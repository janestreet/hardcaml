==> flow/design.v <==
module single_port_ram (
  input clock, write_enable,
  input [2:0] address,
  input [7:0] write_data,
  output reg [7:0] read_data
);
  reg [7:0] mem[0:7];
  always @(posedge clock) begin
    if (write_enable)
      mem[address] <= write_data;
    read_data <= mem[address];
  end
endmodule
* Reports on single_port_ram
The steps from the RTL of single_port_ram to its reports follow in flow order. Line numbers count from 1 in the design file above. Library cell names are shortened. Not given: -
Design: top module single_port_ram, clock clock, standard-cell library sky130hd, timing corner tt_025C_1v80

* Word level
Source: Yosys, flattened and elaborated, memories not mapped. Widths are those after wreduce; folded enables and synchronous resets count as part of the registers. Registers that Yosys merges into a memory's read port (data or address) are not register bits. Print and check cells do not count. Equal cells are merged and count once. Yosys's memory passes give these memory sizes; they may raise the number of words (mostly to a power of two), join words into wider ones and drop unused or constant bits.
Bit counts: register bits 0, RAM bits 64, clocked read ports x word width 8, memory cells 1, bits of input ports 13, output and inout bits 8
Cells by class: muxes and demuxes 3
Memories:
- mem | depth 8, width 8, read ports 1, write ports 1, line 7 | reg [7:0] mem[0:7];
Operator list (number):
- 2-to-1 mux 8 bit | 1
- 2-to-1 mux 3 bit | 1
- 2-to-1 mux 1 bit | 1

* Logic depth
Depth = most cells in a row (Yosys ltp): at word level without a register or memory, in the mapped netlist without a sequential cell, where the memories' decode and read muxes count.
Depth: depth after elaboration 1, ABC_AREA 1, mapped depth 9

* After synthesis
The flow's flattened synthesis, as Yosys stat reports it; memories are mapped. The netlist is that of the ABC_AREA named above (0 if unset); the other value can give another one. Totals and module areas in this step are rounded.
Cells by type (number):
- edfxtp_1 | 64
- nand2_1 | 136
- dfxtp_1 | 8
- inv_1 | 35
- nand3_1 | 14
- buf_4 | 5
- nor2_1 | 6
- inv_2 | 4
- buf_6 | 1
- nor2_4 | 1
- buf_2 | 2
- nor3_1 | 2
- inv_4 | 1
- nand2_2 | 1
Mapped netlist: cell count 280, synthesis area 2900 sq um, flip-flop cells 72, buffers 8

* Path before layout
Source: OpenSTA report_checks on the synthesized netlist (no wires, ideal clock, input and output delay 20% of the period each), path of least setup slack; recovery checks are left aside. Register names are those of the netlist, which keeps one name where synthesis merged equal registers.
Timing post-synthesis: path kind input to register, from input address[0], to memory mem[0][0], clock period 2.62 ns, setup time 0.383 ns, launch time at the first pin 0.524 ns, arrival 1.572 ns, data required time 2.237 ns, path slack 0.664 ns, path delay 1.431 ns, stages on the path 5, path buffers 2, synthesis period reached 1.956 ns
"path delay" = arrival - input delay + setup time. "stages on the path" counts driving pins, that of a launching flip-flop among them; a cell with two outputs on the path counts twice. "synthesis period reached" = period - worst setup slack (recovery checks aside). The figure is calculated, with input and output delays left at 20% of the set period. The rows between start and end are the longest chain of elaborated cells between them; the timing report does not say that the signal goes this way. Where chains are equally long, one stands for them. A line is the first line of the expression or statement that the cell stems from. Yosys adds cells for indexed reads and writes and turns some case tables into memories.
Between the ends, post-synthesis: cells stage by stage buf_4 -> inv_4 -> buf_4 -> nand2_1 -> nor3_1, cells in the longest elaborated chain 1, elaborated cells between the ends (all ways) 1
RTL lines, path post-synthesis:
- start, declared | line 3 | input [2:0] address,
- 2-to-1 mux 3 bit | line 9 | if (write_enable)
- end, declared | line 7 | reg [7:0] mem[0:7];

* Worst path after layout
Path of least setup slack in the final report of entry A (OpenROAD, finished layout, wires in). Where an end is a register, its clock arrival counts in the times.
Timing after layout: path kind input to register, from input address[1], to memory mem[4][7], clock period 2.93 ns, setup time 0.36 ns, launch time at the first pin 0.59 ns, arrival 2.14 ns, data required time 2.90 ns, path slack 0.76 ns, stages on the path 4, path buffers 1
The rows between start and end are the longest chain of elaborated cells between them; the timing report does not say that the signal goes this way. Where chains are equally long, one stands for them.
Between the ends, after layout: cells stage by stage clkdlybuf4s50_1 -> nor2_4 -> inv_2 -> nor2_1, cells in the longest elaborated chain 1, elaborated cells between the ends (all ways) 1
RTL lines, path after layout:
- start, declared | line 3 | input [2:0] address,
- 2-to-1 mux 3 bit | line 9 | if (write_enable)
- end, declared | line 7 | reg [7:0] mem[0:7];

Measured data: module single_port_ram, platform sky130hd, 2 stored runs of the flow under differing settings, order arbitrary. Input and output delays are each 20% of the period that was set; the output load is 0.01 pF.
"worst setup path time" means the part of the period allowed to the worst setup path (the constraints hold back 20% at inputs and 20% at outputs) less its slack; where the path has registers, the arrival times of their clocks count too.
The measured numbers are rounded.

[entry A] flow files
==> flow/run.sh <==
#!/bin/bash
# the make line also repeats the synthesis and layout settings of config.mk as NAME=value (left out here)
make -C /OpenROAD-flow-scripts/flow DESIGN_CONFIG=/design/flow/config.mk WORK_HOME=/design/flow/orfs CLKGATE_MAP_FILE= finish
==> flow/config.mk <==
export PLATFORM = sky130hd
export DESIGN_NAME = single_port_ram
export DESIGN_NICKNAME = single_port_ram
export VERILOG_FILES = /design/flow/design.v
export SDC_FILE = /design/flow/constraint.sdc
export NUM_CORES = 4
export LEC_CHECK = 0
export ABC_AREA = 1
export CAP_MARGIN = 20
export CORE_ASPECT_RATIO = 0.67
export CORE_MARGIN = 2
export CORE_UTILIZATION = 61
export CTS_CLUSTER_DIAMETER = 47
export CTS_CLUSTER_SIZE = 67
export PLACE_DENSITY = 0.41
export SETUP_SLACK_MARGIN = -0.03
export SLEW_MARGIN = 20
export TNS_END_PERCENT = 90
==> flow/constraint.sdc <==
create_clock -name core_clock -period 2.93 [get_ports {clock}]
set_input_delay 0.5860 -clock core_clock [delete_from_list [all_inputs] [get_ports {clock}]]
set_output_delay 0.5860 -clock core_clock [all_outputs]
set_load 0.01 [all_outputs]

[entry A] result: std-cell area (final layout) 3400 sq um; area of the die 5400 sq um; cell area after synthesis 2900 sq um; lowest setup slack 0.76 ns; utilization after layout 74 %; total negative setup slack 0.000 ns; worst setup path time 1.58 ns; worst path kind input to register; lowest hold slack 0.62 ns

[entry B] flow files
==> flow/run.sh <==
#!/bin/bash
# the make line also repeats the synthesis and layout settings of config.mk as NAME=value (left out here)
make -C /OpenROAD-flow-scripts/flow DESIGN_CONFIG=/design/flow/config.mk WORK_HOME=/design/flow/orfs CLKGATE_MAP_FILE= finish
==> flow/config.mk <==
export PLATFORM = sky130hd
export DESIGN_NAME = single_port_ram
export DESIGN_NICKNAME = single_port_ram
export VERILOG_FILES = /design/flow/design.v
export SDC_FILE = /design/flow/constraint.sdc
export NUM_CORES = 4
export LEC_CHECK = 0
export CAP_MARGIN = 30
export CELL_PAD_IN_SITES_GLOBAL_PLACEMENT = 3
export CORE_MARGIN = 9
export CORE_UTILIZATION = 62
export CTS_CLUSTER_DIAMETER = 116
export GPL_ROUTABILITY_DRIVEN = 1
export GPL_TIMING_DRIVEN = 1
export PLACE_DENSITY_LB_ADDON = 0.24
export SETUP_SLACK_MARGIN = 0.24
export SLEW_MARGIN = 20
export TNS_END_PERCENT = 40
==> flow/constraint.sdc <==
create_clock -name core_clock -period 1.75 [get_ports {clock}]
set_input_delay 0.3500 -clock core_clock [delete_from_list [all_inputs] [get_ports {clock}]]
set_output_delay 0.3500 -clock core_clock [all_outputs]
set_load 0.01 [all_outputs]

[entry B] result: no results, placement failed with FLW-0024
