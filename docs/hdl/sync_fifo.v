==> flow/design.v <==
module sync_fifo (
  input clock, clear, write, read,
  input [15:0] data_in,
  output reg [15:0] data_out,
  output full, empty
);
  reg [2:0] wptr, rptr;
  reg [15:0] mem[0:7];
  assign full = (wptr + 1) == rptr;
  assign empty = wptr == rptr;
  wire write_incr = write & !full;
  wire read_incr = read & !empty;
  always @(posedge clock) begin
    if (clear) begin
      rptr <= 0;
      wptr <= 0;
    end else begin
      if (write_incr) wptr <= wptr + 1;
      if (read_incr) rptr <= rptr + 1;
    end
    if (write_incr) mem[wptr] <= data_in;
    if (read_incr) data_out <= mem[rptr];
  end
endmodule
Step by step through the tools: sync_fifo --
What the tools print for sync_fifo, step after step. Line numbers count from 1 in the design file above. Operators carry their Yosys type and port widths (W data, S select, Z words). Library cell names are shortened. The mark n/a stands for no value.
Set-up: top sync_fifo, clock clock, standard-cell library sky130hd, library corner tt_025C_1v80

Word-level counts --
Yosys after proc, flatten, opt, wreduce and memory -nomap, before mapping. Enables and synchronous resets that opt folds into registers are not counted as muxes. Memory bits, and registers merged into a memory's read port (data or address), are not among the register bits. Print and check cells are not counted. Equal cells are merged and count once. Memory sizes are those after Yosys's memory passes, which may raise the word count (mostly to a power of two), join words into wider ones and drop unused or constant bits.
Operators by class: multiplexer cells 3, equality and inequality tests 2, reduce/logical cells 2, bitwise operators 2, $add $sub $neg 2
Operator list (count):
- $eq A32 B3 Y1 | 1
- $mux W16 | 1
- $add A3 B1 Y4 const B | 1
- $add A3 B1 Y3 const B | 1
- $eq A3 B3 Y1 | 1
- $mux W3 | 1
- $and A1 B1 Y1 | 2
- $logic_not A1 Y1 | 2
- $mux W1 | 1
Word-level totals: cells after elaboration 14, word width x clocked read ports 16, memories 1, bits in writable memories 128, output and inout bits 18, register bits after elaboration 6, input bits 20
Memories:
- mem | depth 8, bits a word 16, rd ports 1, write ports 1, line 8 | reg [15:0] mem[0:7];

Depth --
Depth = most cells in a row (Yosys ltp): at word level without a register or memory, in the mapped netlist without a sequential cell, where the memories' decode and read muxes count.
Depth: depth in word-level cells 5, ABC_AREA 1, mapped depth 10, mapped depth without buffers 10

Synthesis result --
Source: synth_stat.txt of the flow (Yosys; design flattened, memories mapped). It holds for the ABC_AREA given above (unset counts as 0); a run with the other value may have another netlist. Totals and module areas in this step are rounded.
Cells by type:
- edfxtp_1 | count 144, total area 4.32E+03 sq um
- o21ai_0 | count 58, total area 290.278 sq um
- nor2_1 | count 75, total area 281.52 sq um
- nand2_1 | count 67, total area 251.491 sq um
- o22ai_1 | count 32, total area 200.192 sq um
- dfxtp_1 | count 6, total area 120.115 sq um
- clkbuf_1 | count 13, total area 48.797 sq um
- buf_4 | count 6, total area 45.043 sq um
- nor3_2 | count 4, total area 40.038 sq um
- nand3_1 | count 7, total area 35.034 sq um
- o21ai_1 | count 6, total area 30.029 sq um
- inv_1 | count 7, total area 26.275 sq um
- ha_1 | count 2, total area 25.024 sq um
- buf_6 | count 2, total area 22.522 sq um
- a21oi_1 | count 4, total area 20.019 sq um
- buf_2 | count 4, total area 20.019 sq um
- nand2_2 | count 3, total area 18.768 sq um
- xnor2_1 | count 2, total area 17.517 sq um
Other cell types: 6; their cells: 9.
Synthesis totals: synthesis area 0.0059 sq mm, sequential part of the area 0.0044 sq mm, mapped flip-flops 150, buffers 26, cells in the netlist 451

Path before layout --
Source: OpenSTA report_checks on the synthesized netlist (no wires, ideal clock, input and output delay 20% of the period each), path of least setup slack; recovery checks are left aside. Register names are those of the netlist, which keeps one name where synthesis merged equal registers.
Timing post-synthesis: path type reg2reg, start point register wptr[1], end point memory mem[7][0], driving pins on the path 9, time at the first pin 0 ps, data required time 3342 ps, setup time 388 ps, setup slack 1475 ps, buffers on the path 0, period 3730 ps, path delay 2255 ps, arrival 1867 ps, synthesis period reached 2255 ps
"path delay" is the arrival time less input delay plus setup time. "driving pins on the path" counts driving pins, that of a launching flip-flop among them; a cell with two outputs on the path counts twice. "synthesis period reached" is the clock period less the worst setup slack; recovery checks do not enter. This is arithmetic on one report: input and output delays are still those of the set period (20% each). The rows between start and end are the longest chain of elaborated cells between them; the timing report does not say that the signal goes this way. Where chains are equally long, one stands for them. A line is the first line of the expression or statement that the cell stems from. Yosys adds cells for indexed reads and writes and turns some case tables into memories. The path ends at the enable pin of a flip-flop; only ways to that pin are counted.
Between the ends, post-synthesis: cells stage by stage dfxtp_1 -> ha_1 -> inv_1 -> nand2_1 -> nand3_1 -> nor2_2 -> nand2_2 -> nand2_2 -> nor2_1, cells in the longest elaborated chain 5, elaborated cells on any way between the ends 6, classes of those cells add/sub: 1; eq/ne: 1; mux: 2; logic: 1; reduce/logical: 1
Ends and longest elaborated chain, post-synthesis:
- from (decl) | line 7 | reg [2:0] wptr, rptr;
- from (assign) | line 16 | wptr <= 0;
- from (assign) | line 18 | if (write_incr) wptr <= wptr + 1;
- $add A3 B1 Y4 | line 9 | assign full = (wptr + 1) == rptr;
- $eq A32 B3 Y1 | line 9
- $logic_not A1 Y1 | line 11 | wire write_incr = write & !full;
- $and A1 B1 Y1 | line 11
- $mux W3 | line 21 | if (write_incr) mem[wptr] <= data_in;
- to (decl) | line 8 | reg [15:0] mem[0:7];

Worst path after layout --
Path of least setup slack in the final report of flow run 1 (OpenROAD, finished layout, wires in). Where an end is a register, its clock arrival counts in the times. The path's times are printed in steps of 10 ps; the period is the one set.
Timing after layout: path type reg2out, start point register rptr[2], end point output full, buffers on the path 2, data required time 4250 ps, output delay 1060 ps, driving pins on the path 8, setup slack 1480 ps, period 5310 ps, time at the first pin 450 ps, arrival 2770 ps
The rows between start and end are the longest chain of elaborated cells between them; the timing report does not say that the signal goes this way. Where chains are equally long, one stands for them.
Between the ends, after layout: cells stage by stage dfxtp_1 -> buf_4 -> inv_1 -> nand2_1 -> nand2_1 -> nand2_2 -> inv_2 -> clkdlybuf4s50_1, cells in the longest elaborated chain 1, elaborated cells on any way between the ends 1, RTL lines with such cells 1, classes of those cells eq/ne: 1
Ends and longest elaborated chain, after layout:
- from (decl) | line 7 | reg [2:0] wptr, rptr;
- from (assign) | line 15 | rptr <= 0;
- from (assign) | line 19 | if (read_incr) rptr <= rptr + 1;
- $eq A32 B3 Y1 | line 9 | assign full = (wptr + 1) == rptr;
- to (decl) | line 5 | output full, empty

==> runs of sync_fifo <==
sync_fifo through Yosys and OpenROAD on sky130hd: 2 stored runs, unordered, with their settings and measured results. The constraints put input and output delay at 20% of the set period each and load the outputs with 0.01 pF.
"achieved clock period": clock period set for the run, less the worst setup slack. It is reckoned from that one timing run; input and output delays stay at 20% of the period that was set.
"power consumption" is the tool's figure for a default switching activity; nothing was simulated.
Measured values are rounded.

* Flow run 1 | settings: period_ns 5.31; CORE_UTILIZATION 17; PLACE_DENSITY_LB_ADDON 0.06; CORE_ASPECT_RATIO 0.53; CELL_PAD_IN_SITES_DETAIL_PLACEMENT 0; ABC_AREA 1; GPL_TIMING_DRIVEN 1; GPL_ROUTABILITY_DRIVEN 0; CTS_CLUSTER_SIZE 10; MIN_ROUTING_LAYER met2; CAP_MARGIN 20; CORE_MARGIN 2; SLEW_MARGIN 20 | results: power consumption 0.004 W; standard-cell area after routing 0.0074 sq mm; setup slack of the worst path 1500 ps; die size 0.036 sq mm; achieved clock period 3827 ps; final setup TNS 0 ps; synthesized cell area 0.0059 sq mm; worst hold slack in the final report 630 ps
* Flow run 2 | settings: period_ns 2.37; CORE_UTILIZATION 15; SETUP_SLACK_MARGIN 0.29; PLACE_DENSITY_LB_ADDON 0.22; HOLD_SLACK_MARGIN 0.13; CELL_PAD_IN_SITES_DETAIL_PLACEMENT 2; ABC_AREA 1; CTS_CLUSTER_DIAMETER 136; CAP_MARGIN 35; MIN_ROUTING_LAYER met1; CORE_MARGIN 2; SLEW_MARGIN 20 | results: power consumption 0.0087 W; standard-cell area after routing 0.0077 sq mm; setup slack of the worst path 370 ps; die size 0.041 sq mm; achieved clock period 2000 ps; final setup TNS 0 ps; synthesized cell area 0.0059 sq mm; worst hold slack in the final report 560 ps
